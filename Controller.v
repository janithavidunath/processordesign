==> flow/design.v <==
module Controller ( input clk, neg_flag,
                    input [23:0] IR,
                    output reg IR_write, IR_read, IRAM_read, DRAM_read, DRAM_write, MDR_write, MDR_read, AC_write, AC_read, ALU_MUX, AC_reset, 
                        L_write, L_read, X_read, X_write, CenterP_write, CenterP_read, J_read, J_write, MAR_write, MAR_read, T_write, T_read, H_read, H_write,
                        W_read, W_write, PC_write, K_read, K_write, Count_write, Count_read, PC_inc, PC_read, 
                    output reg [2:0] ALU_op,
                    output reg [2:0] MUX
);
    reg [4:0] state;
    reg [3:0] read_reg;
    reg [3:0] write_reg;
    wire [13:0] out_w;
    wire [13:0] out_r;
    Decoder write(write_reg, out_w);
    Decoder read(read_reg, out_r);
    initial begin
        state = 5'b1;
    end 
    always @(posedge clk) begin
        case (state)
            5'd1 : begin  
                PC_inc <= 1'b0; 
                AC_reset <= 0; 
                DRAM_write <= 1'b0;
                DRAM_read <= 1'b0;
                ALU_MUX <= 0;
                MUX <= 3'b111;
                write_reg <= 4'b0;
                read_reg <= 4'b0;
                {H_read, W_read, K_read, Count_read, X_read, J_read, L_read, CenterP_read, T_read, AC_read, PC_read, MDR_read, MAR_read, IR_read} <= 14'b0;
                {H_write, W_write, K_write, Count_write, X_write, J_write, L_write, CenterP_write, T_write, AC_write, PC_write, MDR_write, MAR_write, IR_write} <= 14'b0;
                IR_write <= 1'b1;
                IRAM_read <= 1'b1;
                state <= 5'd2;
            end
            5'd2 : begin  
                IR_write <= 1'b0;
                IRAM_read <= 1'b0;
                PC_inc = 1'b1;
                read_reg <= IR[12:9];
                write_reg <= IR[8:5];
                state <= IR[4:0];
            end
            5'd3 : begin  
                PC_inc <= 1'b0;
                DRAM_read <= 1'b1;
                MDR_write <= 1'b1;
                state <= 5'd4;
            end
            5'd4 : begin  
                DRAM_read <= 1'b0;
                MDR_write <= 1'b0;
                MDR_read <= 1'b1;
                AC_write <= 1'b1;
                ALU_MUX <= 1'b0;
                state <= 5'd1;
            end
            5'd5 : begin  
                PC_inc <= 1'b0;
                AC_read <= 1'b1;
                ALU_MUX <= 1'b0;
                MDR_write <= 1'b1;
                state <= 5'd6;
            end
            5'd6 : begin  
                AC_read <= 1'b0;
                MDR_write <= 1'b0;
                DRAM_write <= 1'b1;
                state <= 5'd1;
            end
            5'd7 : begin  
                PC_inc <= 1'b0;
                AC_reset <= 1'b1;
                state <= 5'd1;
            end
            5'd8 : begin  
                PC_inc <= 1'b0;
                ALU_MUX <= 1'b0;
                {H_write, W_write, K_write, Count_write, X_write, J_write, L_write, CenterP_write, T_write, AC_write, PC_write, MDR_write, MAR_write, IR_write} <= {out_w};
                {H_read, W_read, K_read, Count_read, X_read, J_read, L_read, CenterP_read, T_read, AC_read, PC_read, MDR_read, MAR_read, IR_read} <= {out_r};
                state <= 5'd1;
            end 
            5'd9 : begin  
                PC_inc <= 1'b0;
                ALU_op <= 3'b110;
                ALU_MUX <= 1'b1;
                AC_write <= 1'b1;
                state <= 5'd1;
            end
            5'd10 : begin  
                PC_inc <= 1'b0;
                ALU_op <= 3'b111;
                ALU_MUX <= 1'b1;
                AC_write <= 1'b1;
                state <= 5'd1;
            end
            5'd11 : begin  
                PC_inc <= 1'b0;
                MUX <= write_reg[3:0];
                ALU_op <= 3'b000;
                ALU_MUX <= 1'b1;
                AC_write <= 1'b1;
                state <= 5'd1;
            end
            5'd12 : begin  
                PC_inc <= 1'b0;
                MUX <= write_reg[3:0];
                ALU_op <= 3'b001;
                ALU_MUX <= 1'b1;
                AC_write <= 1'b1;
                state <= 5'd1;
            end
            5'd13 : begin  
                PC_inc <= 1'b0;
                ALU_op <= 3'b101;
                ALU_MUX <= 1'b1;
                AC_write <= 1'b1;
                state <= 5'd1;
            end
            5'd14 : begin  
                PC_inc <= 1'b0;
                ALU_op <= 3'b010;
                ALU_MUX <= 1'b1;
                AC_write <= 1'b1;
                state <= 5'd1;
            end            
            5'd15 : begin  
                PC_inc <= 1'b0;
                ALU_op <= 3'b011;
                ALU_MUX <= 1'b1;
                AC_write <= 1'b1;
                state <= 5'd1;
            end
            5'd16 : begin  
                PC_inc <= 1'b0;
                MUX <= write_reg[3:0];
                ALU_op <= 3'b100;
                ALU_MUX <= 1'b1;
                AC_write <= 1'b1;
                state <= 5'd1;
            end
            5'd17 : begin  
                PC_inc <= 1'b0;
                MUX <= write_reg[3:0];
                ALU_op <= 3'b001;
                state <= 5'd18;
            end 
            5'd18 : begin  
                if (neg_flag) begin
                    PC_inc = 1'b1;
                    state <= 5'd1;
                end
                else begin
                    IR_write <= 1'b1;
                    IRAM_read <= 1'b1;
                    state <= 5'd19;                    
                end
            end
            5'd19 : begin   
                IR_write <= 1'b0;
                IRAM_read <= 1'b0;
                IR_read <= 1'b1;
                PC_write <= 1'b1;
                state <= 5'd1;
            end 
            5'd20 : begin  
                PC_inc = 1'b1;
                IR_write = 1'b1;
                IRAM_read = 1'b1;
                state <= 5'd21;
            end
            5'd21 : begin  
                PC_inc = 1'b0;
                IR_write = 1'b0;
                IRAM_read = 1'b0;
                IR_read = 1'b1; 
                ALU_MUX <= 1'b0;
                {H_write, W_write, K_write, Count_write, X_write, J_write, L_write, CenterP_write, T_write, AC_write, PC_write, MDR_write, MAR_write, IR_write} <= {out_w};
                state <= 5'd1;
            end
        endcase
    end
endmodule  
module Decoder ( input [3:0] reg_addr,
                 output [13:0] out
);
  reg [13:0] register;
  always @(*) begin
    case (reg_addr) 
            4'b0001: register = 14'b10000000000000;  
			4'b0010: register = 14'b01000000000000;  
			4'b0011: register = 14'b00100000000000;  
			4'b0100: register = 14'b00010000000000;  
			4'b0101: register = 14'b00001000000000;  
			4'b0110: register = 14'b00000100000000;  
			4'b0111: register = 14'b00000010000000;  
			4'b1000: register = 14'b00000001000000;  
			4'b1001: register = 14'b00000000100000;  
			4'b1010: register = 14'b00000000010000;  
			4'b1011: register = 14'b00000000001000;  
			4'b1100: register = 14'b00000000000100;  
            4'b1101: register = 14'b00000000000010;  
            4'b1110: register = 14'b00000000000001;  
			default: register = 14'b00000000000000;  
    endcase   
  end
    assign out = register;
endmodule  
From RTL to reports: Controller
Tool output for the design above, in the order of the flow.
Line numbers count from 1 in the design file above.
Operators: Yosys type, input widths -> output width; for muxes data width and select width s.
Library cell names are shortened.
{ "setup": {"top_module": "Controller", "clock": "clk", "lib": "sky130hd", "pvt_corner": "tt_025C_1v80"} }

Elaborated design
Counts by Yosys on the flattened word-level netlist (proc, flatten, opt, wreduce; memories kept). Print and check cells are left out.
Memory sizes are those after Yosys's memory passes, which may raise the word count (mostly to a power of two), join words into wider ones and drop unused or constant bits.
{ "op_classes": {"div_mod_pow": 0, "n_shift": 0, "n_logic": 0, "mul": 0, "reduce_logical": 39, "n_eq": 23, "muxes": 44, "addsub": 0, "cmp": 0} }
{ "ops": {"columns": ["operator", "count"], "rows": [
  ["$pmux 1 s2", 25],
  ["$eq 5x4->1 const B", 8],
  ["$pmux 5 s8", 1],
  ["$eq 5x5->1 const B", 6],
  ["$reduce_bool 3->1", 8],
  ["$pmux 3 s8", 1],
  ["$pmux 1 s3", 8],
  ["$eq 5x3->1 const B", 4],
  ["$reduce_or 2->1", 9],
  ["$reduce_bool 2->1", 8],
  ["$reduce_bool 8->1", 2],
  ["$pmux 4 s2", 2],
  ["$reduce_or 15->1", 1],
  ["$reduce_or 14->1", 1],
  ["$eq 5x2->1 const B", 2],
  ["$reduce_or 9->1", 1],
  ["$reduce_or 8->1", 1],
  ["$mux 4", 2],
  ["$reduce_and 2->1", 3],
  ["$reduce_or 3->1", 2],
  ["$pmux 3 s2", 1],
  ["$eq 5x1->1 const B", 1],
  ["$reduce_or 5->1", 1],
  ["$mux 5", 1],
  ["$ne 2x2->1 const B", 2],
  ["$reduce_bool 4->1", 1],
  ["$reduce_or 4->1", 1],
  ["$pmux 1 s4", 1],
  ["$mux 1", 2]
]} }
{ "word_totals": {"mem_count": 2, "regBits": 53, "latch_bits": 0, "clocked_rd_ports_x_width": 28, "mem_bits_ro": 448, "ramBits": 0} }
{ "mem_list": {"columns": ["memory", "size", "width", "read_ports", "write_ports", "line_no", "rtl"], "rows": [
  ["(name not given)", 16, 14, 1, 0, 189, "case (reg_addr)"],
  ["(name not given)", 16, 14, 1, 0, 189, null]
]} }

Depth
Yosys ltp: most cells in a row. Word level: on the elaborated netlist, between registers, memories and ports. Mapped: between sequential cells and ports; inverters and the memories' decode and read muxes count.
{ "logic_depth": {"word_depth": 4, "abc_area": 0, "mapped_depth": 7} }

After synthesis
The flow's flattened synthesis, as Yosys stat reports it; memories are mapped. The netlist is that of the ABC_AREA named above (0 if unset); the other value can give another one.
Totals and module areas in this step are rounded.
{ "synth_totals": {"synth_area_um2": 3700, "n_buf": 23, "mapped_cells": 352, "seq_area_um2": 2150, "ffs": 81} }
{ "by_type": {"columns": ["cell", "count"], "rows": [
  ["edfxtp_1", 53],
  ["dfxtp_1", 28],
  ["nor2_1", 55],
  ["and2_1", 20],
  ["a21oi_1", 21],
  ["o21ai_0", 21],
  ["nand2_1", 23],
  ["and3_1", 11],
  ["a32oi_1", 7],
  ["inv_1", 14],
  ["buf_2", 10],
  ["nand2b_1", 8],
  ["a32oi_2", 3],
  ["nor3_1", 9],
  ["a2bb2oi_1", 4],
  ["or2_1", 5],
  ["o22ai_1", 4],
  ["a21o_1", 3]
]} }
Other cell types: 32; their cells: 53.
By module: a second synthesis without flattening, with its own total; a netlist apart from the flattened one above.
{ "unflattened": {"cells_unflattened": 283, "hier_area_um2": 3270} }
Each row is one instance without its submodules.
{ "by_module": {"columns": ["mod", "area_um2", "seq_area_um2", "cells", "n_inst"], "rows": [
  ["Controller", 2760, 1590, 247, 1],
  ["Decoder", 255, 0.0, 18, 2]
]} }

Worst setup path after synthesis
Source: OpenSTA report_checks on the synthesized netlist (no wires, ideal clock, input and output delay 20% of the period each), path of least setup slack; recovery checks are left aside. Register names are those of the netlist, which keeps one name where synthesis merged equal registers.
{ "synth_path": {"kind": "flip-flop to flip-flop", "startpoint": "reg state[4]", "endpoint": "reg CenterP_read", "stages": 5, "path_delay_ns": 2.444, "path_slack_ns": -0.144, "path_buffers": 2, "arrival_time_ns": 2.048, "t_first_pin_ns": 0.000, "clock_period_ns": 2.3, "t_required_ns": 1.904, "period_less_setup_slack_ns": 2.444} }
"path_delay_ns" is the arrival time less input delay plus setup time.
"stages" counts driving pins, that of a launching flip-flop among them; a cell with two outputs on the path counts twice.
"period_less_setup_slack_ns" = period - worst setup slack (recovery checks aside). The figure is calculated, with input and output delays left at 20% of the set period.
The rows between start and end are the longest chain of elaborated cells between them; the timing report does not say that the signal goes this way. Where chains are equally long, one stands for them.
A line is the first line of the expression or statement that the cell stems from. Yosys adds cells for indexed reads and writes and turns some case tables into memories.
At most two assigning lines are given for a register; there are more.
The path ends at the enable pin of a flip-flop; only ways to that pin are counted.
{ "synth_between": {"cell_sequence": "edfxtp_1 > buf_2 > nor3_2 > clkbuf_1 > a21boi_0", "elab_chain_len": 2} }
{ "synth_rtl": {"columns": ["item", "line_no", "rtl"], "rows": [
  ["start, declared", 9, "reg [4:0] state;"],
  ["start, assigned", 34, "state <= 5'd2;"],
  ["start, assigned", 42, "state <= IR[4:0];"],
  ["$eq 5x4->1", 20, "case (state)"],
  ["$reduce_bool 2->1", null, null],
  ["end, declared", 4, "L_write, L_read, X_read, X_write, CenterP_write, CenterP_read, J_read, J_write, MAR_write, MAR_read, T_write, ..."]
]} }

Worst path after layout
Path of least setup slack in the final report of run 1 (OpenROAD, finished layout, wires in). Where an end is a register, its clock arrival counts in the times.
{ "layout_path": {"kind": "flip-flop to flip-flop", "startpoint": "reg state[0]", "endpoint": "reg IR_write", "stages": 8, "t_required_ns": 1.60, "path_buffers": 3, "arrival_time_ns": 1.90, "clock_period_ns": 1.51, "t_first_pin_ns": 0.34, "path_slack_ns": -0.30} }
The rows between start and end are the longest chain of elaborated cells between them; the timing report does not say that the signal goes this way. Where chains are equally long, one stands for them.
At most two assigning lines are given for a register; there are more.
Ways into the end's enable are left out, as the timed path ends at the data pin.
{ "layout_between": {"cell_sequence": "edfxtp_1 > buf_6 > buf_12 > buf_6 > nor2_4 > a32oi_1 > or2_1 > a22o_1", "elab_chain_len": 3} }
{ "layout_rtl": {"columns": ["item", "line_no", "rtl"], "rows": [
  ["start, declared", 9, "reg [4:0] state;"],
  ["start, assigned", 34, "state <= 5'd2;"],
  ["start, assigned", 42, "state <= IR[4:0];"],
  ["$eq 5x5->1", 20, "case (state)"],
  ["$reduce_or 2->1", null, null],
  ["$pmux 1 s4", 20, null],
  ["end, assigned", 32, "IR_write <= 1'b1;"],
  ["end, assigned", 37, "IR_write <= 1'b0;"],
  ["end, declared", 3, "output reg IR_write, IR_read, IRAM_read, DRAM_read, DRAM_write, MDR_write, MDR_read, AC_write, AC_read, ALU_MU ..."]
]} }

FLOW RESULTS
============

Settings and measured results of 2 stored flow runs for module Controller (sky130hd), not sorted in any way. The constraints put input and output delay at 20% of the set period each and load the outputs with 0.01 pF.
"achieved_period_ns": clock period set for the run, less the worst setup slack. It is reckoned from that one timing run; input and output delays stay at 20% of the period that was set.
"timing.worst_path_ns": the worst setup path's part of the clock period (all of it between registers, 20% less for each end at a port) less its slack. A launch clock that arrives late makes it longer, a capture clock that arrives late makes it shorter.
By "final_power_mw" is meant OpenSTA's value without simulated activity: inputs other than the clock are taken to toggle once in ten clock periods, and the tool carries that through the logic.
Results are given in rounded form.
[
  {
    "run": "run 1",
    "settings": { "period_ns": 1.51, "CORE_UTILIZATION": 23, "PLACE_DENSITY": 0.86, "CORE_MARGIN": 4, "CELL_PAD_IN_SITES_DETAIL_PLACEMENT": 0, "TNS_END_PERCENT": 45, "CTS_CLUSTER_SIZE": 78, "MAX_ROUTING_LAYER": "met5", "CAP_MARGIN": 20, "SLEW_MARGIN": 20 },
    "results": { "synthArea_um2": 3700, "die_footprint_um2": 18200, "layout_stdcell_area_um2": 6550, "timing.setup.ws_ns": -0.302, "final_power_mw": 15.4, "achieved_period_ns": 1.812, "timing.worst_path_ns": 1.81, "timing.worst_path_kind": "flip-flop to flip-flop" }
  },
  {
    "run": "run 2",
    "settings": { "period_ns": 2.04, "CORE_UTILIZATION": 64, "SETUP_SLACK_MARGIN": 0.4, "PLACE_DENSITY_LB_ADDON": 0.08, "CORE_MARGIN": 3, "CELL_PAD_IN_SITES_DETAIL_PLACEMENT": 0, "TNS_END_PERCENT": 20, "ABC_AREA": 0, "CTS_CLUSTER_SIZE": 20, "CAP_MARGIN": 20, "MIN_ROUTING_LAYER": "met1", "SLEW_MARGIN": 20 },
    "results": { "synthArea_um2": 3700, "die_footprint_um2": 6720, "layout_stdcell_area_um2": 5380, "timing.setup.ws_ns": -0.188, "final_power_mw": 10.5, "achieved_period_ns": 2.228, "timing.worst_path_ns": 2.23, "timing.worst_path_kind": "flip-flop to flip-flop" }
  }
]
