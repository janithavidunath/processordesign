==> flow/design.v <==
module AC ( input clk, read_bus, write, reset,
            input [23:0] data_in,
            output [23:0] BUS_OUT, 
            output [23:0] ALU_IN 
);
    reg [23:0] register ;
    always @(posedge clk ) begin
        if (write) begin
            register <= data_in;
        end 
        if (reset) begin
            register = 24'b0;
        end
    end
    assign ALU_IN = register;
    assign BUS_OUT = read_bus ? register : 24'dz;
endmodule  
module Bus ( input clk, H_read, W_read, K_read, Count_read, X_read, J_read, L_read, CenterP_read, T_read, AC_read, PC_read, MDR_read, MAR_read, IR_read,
                H_write, W_write, K_write, Count_write, X_write, J_write, L_write, CenterP_write, T_write, AC_write, PC_write, MDR_write, MAR_write, IR_write, 
                DRAM_read, AC_reset, PC_inc,
             input [2:0] mux_ctrl,
             input [23:0] FROM_IRAM,  
             input [23:0] FROM_DMEM,   
             input [23:0] C_Bus, 
             output [23:0] B_Bus, ALU_IN, TO_DMEM, IRAM_addr, MUX_out, DMEM_addr, IR_out
     );
    wire [23:0] MUX_J, MUX_L, MUX_K, MUX_T, MUX_X, MUX_W, MDR_out, H_out, CenterP_out, J_out, Count_out, X_out, L_out, W_out, K_out, T_out, AC_out, IR_out, ALU_IN_;
    MUX mux(.clk(clk), .mux(mux_ctrl), .L(MUX_L), .W(MUX_W), .K(MUX_K), .T(MUX_T), .X(MUX_X), .J(MUX_J), .MUX_out(MUX_out));
    MAR MAR(.clk(clk), .write(MAR_write), .addr_in(C_Bus), .DMEM(DMEM_addr));  
    MDR MDR(.clk(clk), .write(MDR_write), .read_bus(MDR_read), .data_in(C_Bus), .Bus_out(MDR_out), .DMEM(TO_DMEM));  
    PC PC(.clk(clk), .write(PC_write), .PC_INC(PC_inc), .ins_in(C_Bus), .ins_out(IRAM_addr));  
    IR IR(.clk(clk), .write(IR_write), .read(IR_read), .ins_in(FROM_IRAM), .ins_out(IR_out));  
    GPR2 H(.clk(clk), .write(H_write), .read(H_read), .data_in(C_Bus), .data_out(H_out));  
    GPR2 CenterP(.clk(clk), .write(CenterP_write), .read(CenterP_read), .data_in(C_Bus), .data_out(CenterP_out));  
    GPR1 J(.clk(clk), .write(J_write), .read_bus(J_read), .data_in(C_Bus), .MUX(MUX_J), .BUS_OUT(J_out));  
    GPR2 Count(.clk(clk), .write(Count_write), .read(Count_read), .data_in(C_Bus), .data_out(Count_out));  
    GPR1 X(.clk(clk), .write(X_write), .read_bus(X_read), .data_in(C_Bus), .MUX(MUX_X), .BUS_OUT(X_out));  
    GPR1 L(.clk(clk), .write(L_write), .read_bus(L_read), .data_in(C_Bus), .MUX(MUX_L), .BUS_OUT(L_out));  
    GPR1 W(.clk(clk), .write(W_write), .read_bus(W_read), .data_in(C_Bus), .MUX(MUX_W), .BUS_OUT(W_out));  
    GPR1 K(.clk(clk), .write(K_write), .read_bus(K_read), .data_in(C_Bus), .MUX(MUX_K), .BUS_OUT(K_out));  
    GPR1 T(.clk(clk), .write(T_write), .read_bus(T_read), .data_in(C_Bus), .MUX(MUX_T), .BUS_OUT(T_out));  
    AC AC(.clk(clk), .read_bus(AC_read), .write(AC_write), .reset(AC_reset), .data_in(C_Bus), .BUS_OUT(AC_out), .ALU_IN(ALU_IN));  
    assign B_Bus = DRAM_read ? FROM_DMEM : Count_read ? Count_out : W_read ? W_out : IR_read ? IR_out : K_read ? K_out : AC_read ? AC_out : H_read ? H_out : T_read ? T_out : CenterP_read ? CenterP_out : J_read ? J_out : X_read ? X_out : L_read ? L_out : MDR_read ? MDR_out : T_read ? T_out : AC_read ? AC_out : 24'bz;
endmodule  
module GPR1 ( input clk, read_bus, write,
              input [23:0] data_in,
              output [23:0] MUX,
              output [23:0] BUS_OUT
);
    reg [23:0] register;
    always @(posedge clk ) begin
        if (write) begin
            register <= data_in;
        end
    end
    assign MUX = register;
    assign BUS_OUT = read_bus ? register : 24'dz;
endmodule  
module GPR2 (input clk, write, read,
             input [23:0] data_in,
             output [23:0] data_out
);
    reg [23:0] register ;
    always @(posedge clk ) begin
        if (write) begin
            register <= data_in;
        end
    end
    assign data_out = read ? register : 24'dz;
endmodule  
module IR ( input clk, write, read,
            input [23:0] ins_in,      
            output [23:0] ins_out     
);
    reg [23:0] register;
    always @(posedge clk ) begin
        if (write) begin
            register <= ins_in;
        end
    end
  assign ins_out = read ? register : 24'dz; 
endmodule  
module MAR (input clk, write,
            input [23:0] addr_in,
            output [23:0] DMEM    
);
    reg [23:0] register ;
    assign DMEM = register ;
    always @(posedge clk ) begin
        if (write) begin
            register <= addr_in ;
        end
    end
endmodule  
module MDR (input clk, write, read_bus,
            input [23:0] data_in,
            output [23:0] Bus_out,
            output [23:0] DMEM 
);
    reg [23:0] register ;
    assign DMEM = register;
    always @(posedge clk ) begin
        if (write) begin
            register <= data_in;
        end    
    end
    assign Bus_out = read_bus ? register : 24'dz;
endmodule  
module MUX ( input clk, 
             input [2:0] mux,
             input [23:0] L,
             input [23:0] W,
             input [23:0] K,
             input [23:0] T,
             input [23:0] X,
             input [23:0] J,
             output [23:0] MUX_out   
);
    assign MUX_out = (mux == 3'b111) ? L  : (mux == 3'b010) ? W : (mux == 3'b011) ? K : (mux == 3'b001) ? T : (mux == 3'b101) ? X : (mux == 3'b110) ? J : L;
endmodule  
module PC (input clk, write, PC_INC,
           input [23:0] ins_in,       
           output [23:0] ins_out      
);
    reg [23:0] register ;
    initial begin
        register = 24'b0;
    end
    assign ins_out = register;
    always @(posedge clk ) begin
        if (write) begin
            register <= ins_in;
        end
        if (PC_INC) begin
            register <= register + 24'b00000001;
        end
    end
endmodule  
* Reports on Bus
The steps from the RTL of Bus to its reports follow in flow order. Lines are those of the file above, counted from 1. Operators: Yosys type, input widths -> output width; for muxes data width and select width s. The mark -- stands for no value.
Set-up: design top Bus, clock clk, library sky130hd, library corner tt_025C_1v80

* Elaborated design
Counts by Yosys on the flattened word-level netlist (proc, flatten, opt, wreduce; memories kept). Register bits leave out memories and registers merged into their read ports (data or address). Print and check cells are left out. Cells with the same type and inputs are merged into one.
Word-level totals: bits in registers 312, input port bits 107, output and inout port bits 168, word-level cells 43
Operators by class: $add $sub $neg 1, eq/ne operators 6, muxes and demuxes 22, reductions and logical operators 1
Operator list (number):
- $mux 24 | 22
- $add 24x1->24 const B | 1
- $eq 3x3->1 const B | 3
- $eq 3x2->1 const B | 2
- $eq 3x1->1 const B | 1
- $reduce_bool 2->1 | 1

* Logic depth
Depth = most cells in a row (Yosys ltp): at word level without a register or memory, in the mapped netlist without a sequential cell, where the memories' decode and read muxes count.
Logic depth: word-level depth 13, ABC_AREA 0, depth in mapped cells 8

* Synthesis result
Source: synth_stat.txt of the flow (Yosys; design flattened, memories mapped). It holds for the ABC_AREA given above (unset counts as 0); a run with the other value may have another netlist.
Synthesis totals: cell count 1156, chip area (Yosys) 0.014549 mm², flip-flop cells 312, buffers 112
Cell types (number):
- sky130_fd_sc_hd__edfxtp_1 | 312
- sky130_fd_sc_hd__mux2i_1 | 72
- sky130_fd_sc_hd__a21oi_1 | 94
- sky130_fd_sc_hd__nor2_1 | 125
- sky130_fd_sc_hd__a221oi_1 | 47
- sky130_fd_sc_hd__nand2_1 | 82
- sky130_fd_sc_hd__o221ai_1 | 27
- sky130_fd_sc_hd__o21ai_0 | 47
- sky130_fd_sc_hd__buf_4 | 30
- sky130_fd_sc_hd__clkbuf_1 | 54
- sky130_fd_sc_hd__a211o_1 | 21
- sky130_fd_sc_hd__o2111ai_1 | 20
- sky130_fd_sc_hd__a211oi_1 | 22
- sky130_fd_sc_hd__nand2b_1 | 24
- sky130_fd_sc_hd__nor3b_1 | 20
- sky130_fd_sc_hd__and3_1 | 22
- sky130_fd_sc_hd__xnor2_1 | 15
- sky130_fd_sc_hd__inv_1 | 33
Not listed: further types 29, cells in them 89. The figures by module come from a second, unflattened synthesis with its own total; it is not the netlist above.
Unflattened totals: cell total of the unflattened synthesis 1380, area total of the unflattened synthesis 0.0163519 mm²
Each row is one instance without its submodules.
Modules:
- GPR1 | times used 6, cells 48, area 0.0009009 mm², seq. area 0.0007207 mm²
- Bus | times used 1, cells 501, area 0.003103 mm², seq. area 0 mm²
- GPR2 | times used 3, cells 24, area 0.0007207 mm², seq. area 0.0007207 mm²
- MUX | times used 1, cells 223, area 0.0015277 mm², seq. area 0 mm²
- PC | times used 1, cells 151, area 0.0014476 mm², seq. area 0.0007207 mm²
- MDR | times used 1, cells 48, area 0.0009009 mm², seq. area 0.0007207 mm²
- IR | times used 1, cells 24, area 0.0007207 mm², seq. area 0.0007207 mm²
- MAR | times used 1, cells 24, area 0.0007207 mm², seq. area 0.0007207 mm²
- AC | times used 1, cells 49, area 0.0003641 mm², seq. area 0 mm²

* Timing after synthesis
Source: OpenSTA report_checks on the synthesized netlist (no wires, ideal clock, input and output delay 20% of the period each), path of least setup slack; recovery checks are left aside. Register names are those of the netlist, which keeps one name where synthesis merged equal registers.
Path after synthesis: kind input to output, from input mux_ctrl[1], to output MUX_out[10], clock period 2.76 ns, external output delay 0.552 ns, launch time at the first pin 0.552 ns, data arrival time 1.675 ns, required time 2.208 ns, setup slack 0.533 ns, path delay 1.123 ns, stages 7, synthesis period reached 2.227 ns
"path delay" = arrival - input delay + setup time. A path that ends at an output port has no setup time. "stages": output pins that drive a net of the path, with the launching flip-flop's if there is one; two outputs of one cell count as two. "synthesis period reached" = period - worst setup slack (recovery checks aside). The figure is calculated, with input and output delays left at 20% of the set period. The rows between start and end are the longest chain of elaborated cells between them; the timing report does not say that the signal goes this way. Where chains are equally long, one stands for them. A line is the first line of the expression or statement that the cell stems from. Yosys adds cells for indexed reads and writes and turns some case tables into memories.
On the way, after synthesis: cell sequence sky130_fd_sc_hd__buf_2 > sky130_fd_sc_hd__buf_4 > sky130_fd_sc_hd__buf_4 > sky130_fd_sc_hd__mux2i_1 > sky130_fd_sc_hd__nand2_1 > sky130_fd_sc_hd__o21ai_0 > sky130_fd_sc_hd__a211oi_1, cells in the longest elaborated chain 7, elaborated cells on any way between the ends 12, source lines of those cells 1
Ends and longest elaborated chain, after synthesis:
- start: declaration | RTL line 21 | input [2:0] mux_ctrl,
- $eq 3x3->1 | RTL line 119 | assign MUX_out = (mux == 3'b111) ? L  : (mux == 3'b010) ? W : (mux == 3'b011) ? K : (mux == 3'b001) ? T : (mux ...
- $mux 24 (6 in a row) | RTL line 119
- end: declaration | RTL line 25 | output [23:0] B_Bus, ALU_IN, TO_DMEM, IRAM_addr, MUX_out, DMEM_addr, IR_out

* Timing after layout
From the final timing report of job 1: the path of least setup slack in the routed layout; clock arrival at registers is part of the times.
Path after layout: kind register to output, from register L.register[6], to output B_Bus[6], clock period 1.33 ns, external output delay 0.27 ns, launch time at the first pin 0.53 ns, data arrival time 1.96 ns, required time 1.06 ns, setup slack -0.90 ns, stages 7
The rows between start and end are the longest chain of elaborated cells between them; the timing report does not say that the signal goes this way. Where chains are equally long, one stands for them.
On the way, after layout: cell sequence sky130_fd_sc_hd__edfxtp_1 > sky130_fd_sc_hd__mux2i_1 > sky130_fd_sc_hd__a221oi_2 > sky130_fd_sc_hd__o2111ai_2 > sky130_fd_sc_hd__a21oi_2 > sky130_fd_sc_hd__a211o_1 > sky130_fd_sc_hd__buf_2, cells in the longest elaborated chain 12, elaborated cells on any way between the ends 12, source lines of those cells 1
Ends and longest elaborated chain, after layout:
- start: declaration | RTL line 50 | reg [23:0] register;
- start: assignment | RTL line 53 | register <= data_in;
- $mux 24 (12 in a row) | RTL line 43 | assign B_Bus = DRAM_read ? FROM_DMEM : Count_read ? Count_out : W_read ? W_out : IR_read ? IR_out : K_read ? K ...
- end: declaration | RTL line 25 | output [23:0] B_Bus, ALU_IN, TO_DMEM, IRAM_addr, MUX_out, DMEM_addr, IR_out

Appendix: measured runs

Top module Bus; platform sky130hd; tools Yosys and OpenROAD; 2 stored runs in no particular order. Input and output delays are each 20% of the period that was set; the output load is 0.01 pF.
"period reached" means the clock period less the worst setup slack. The figure is calculated, with input and output delays left at 20% of the set period.
By "worst setup path time" is meant the share of the clock period that the worst setup path is allowed (20% is reserved at inputs, 20% at outputs), minus its slack. Clock arrival times at its registers enter into it.
By "power" is meant OpenSTA's value without simulated activity: inputs other than the clock are taken to toggle once in ten clock periods, and the tool carries that through the logic.

* Job 1 | settings: period_ns 1.33; CAP_MARGIN 20; CORE_MARGIN 2; CORE_UTILIZATION 40; SLEW_MARGIN 20 | results: die outline area 0.0379139 mm²; worst setup path time 1.96 ns; kind of the worst setup path register to output; post-route utilization 0.634; summed negative setup slack -44.945 ns; worst hold slack 0.290 ns; power 27514 µW; standard-cell area of the final layout 0.0226217 mm²; worst setup slack after layout -0.900 ns; chip area after synthesis (Yosys) 0.014549 mm²; period reached 2.230 ns
* Job 2 | settings: period_ns 2.69; CORE_UTILIZATION 37; SETUP_SLACK_MARGIN 0.65; PLACE_DENSITY 0.36; CORE_MARGIN 4; GPL_TIMING_DRIVEN 1; GPL_ROUTABILITY_DRIVEN 1; CAP_MARGIN 15; SLEW_MARGIN 35 | results: die outline area 0.0425576 mm²; worst setup path time 2.03 ns; kind of the worst setup path register to output; post-route utilization 0.563; summed negative setup slack 0.000 ns; worst hold slack 0.550 ns; power 13594 µW; standard-cell area of the final layout 0.0218134 mm²; worst setup slack after layout 0.125 ns; chip area after synthesis (Yosys) 0.014549 mm²; period reached 2.565 ns
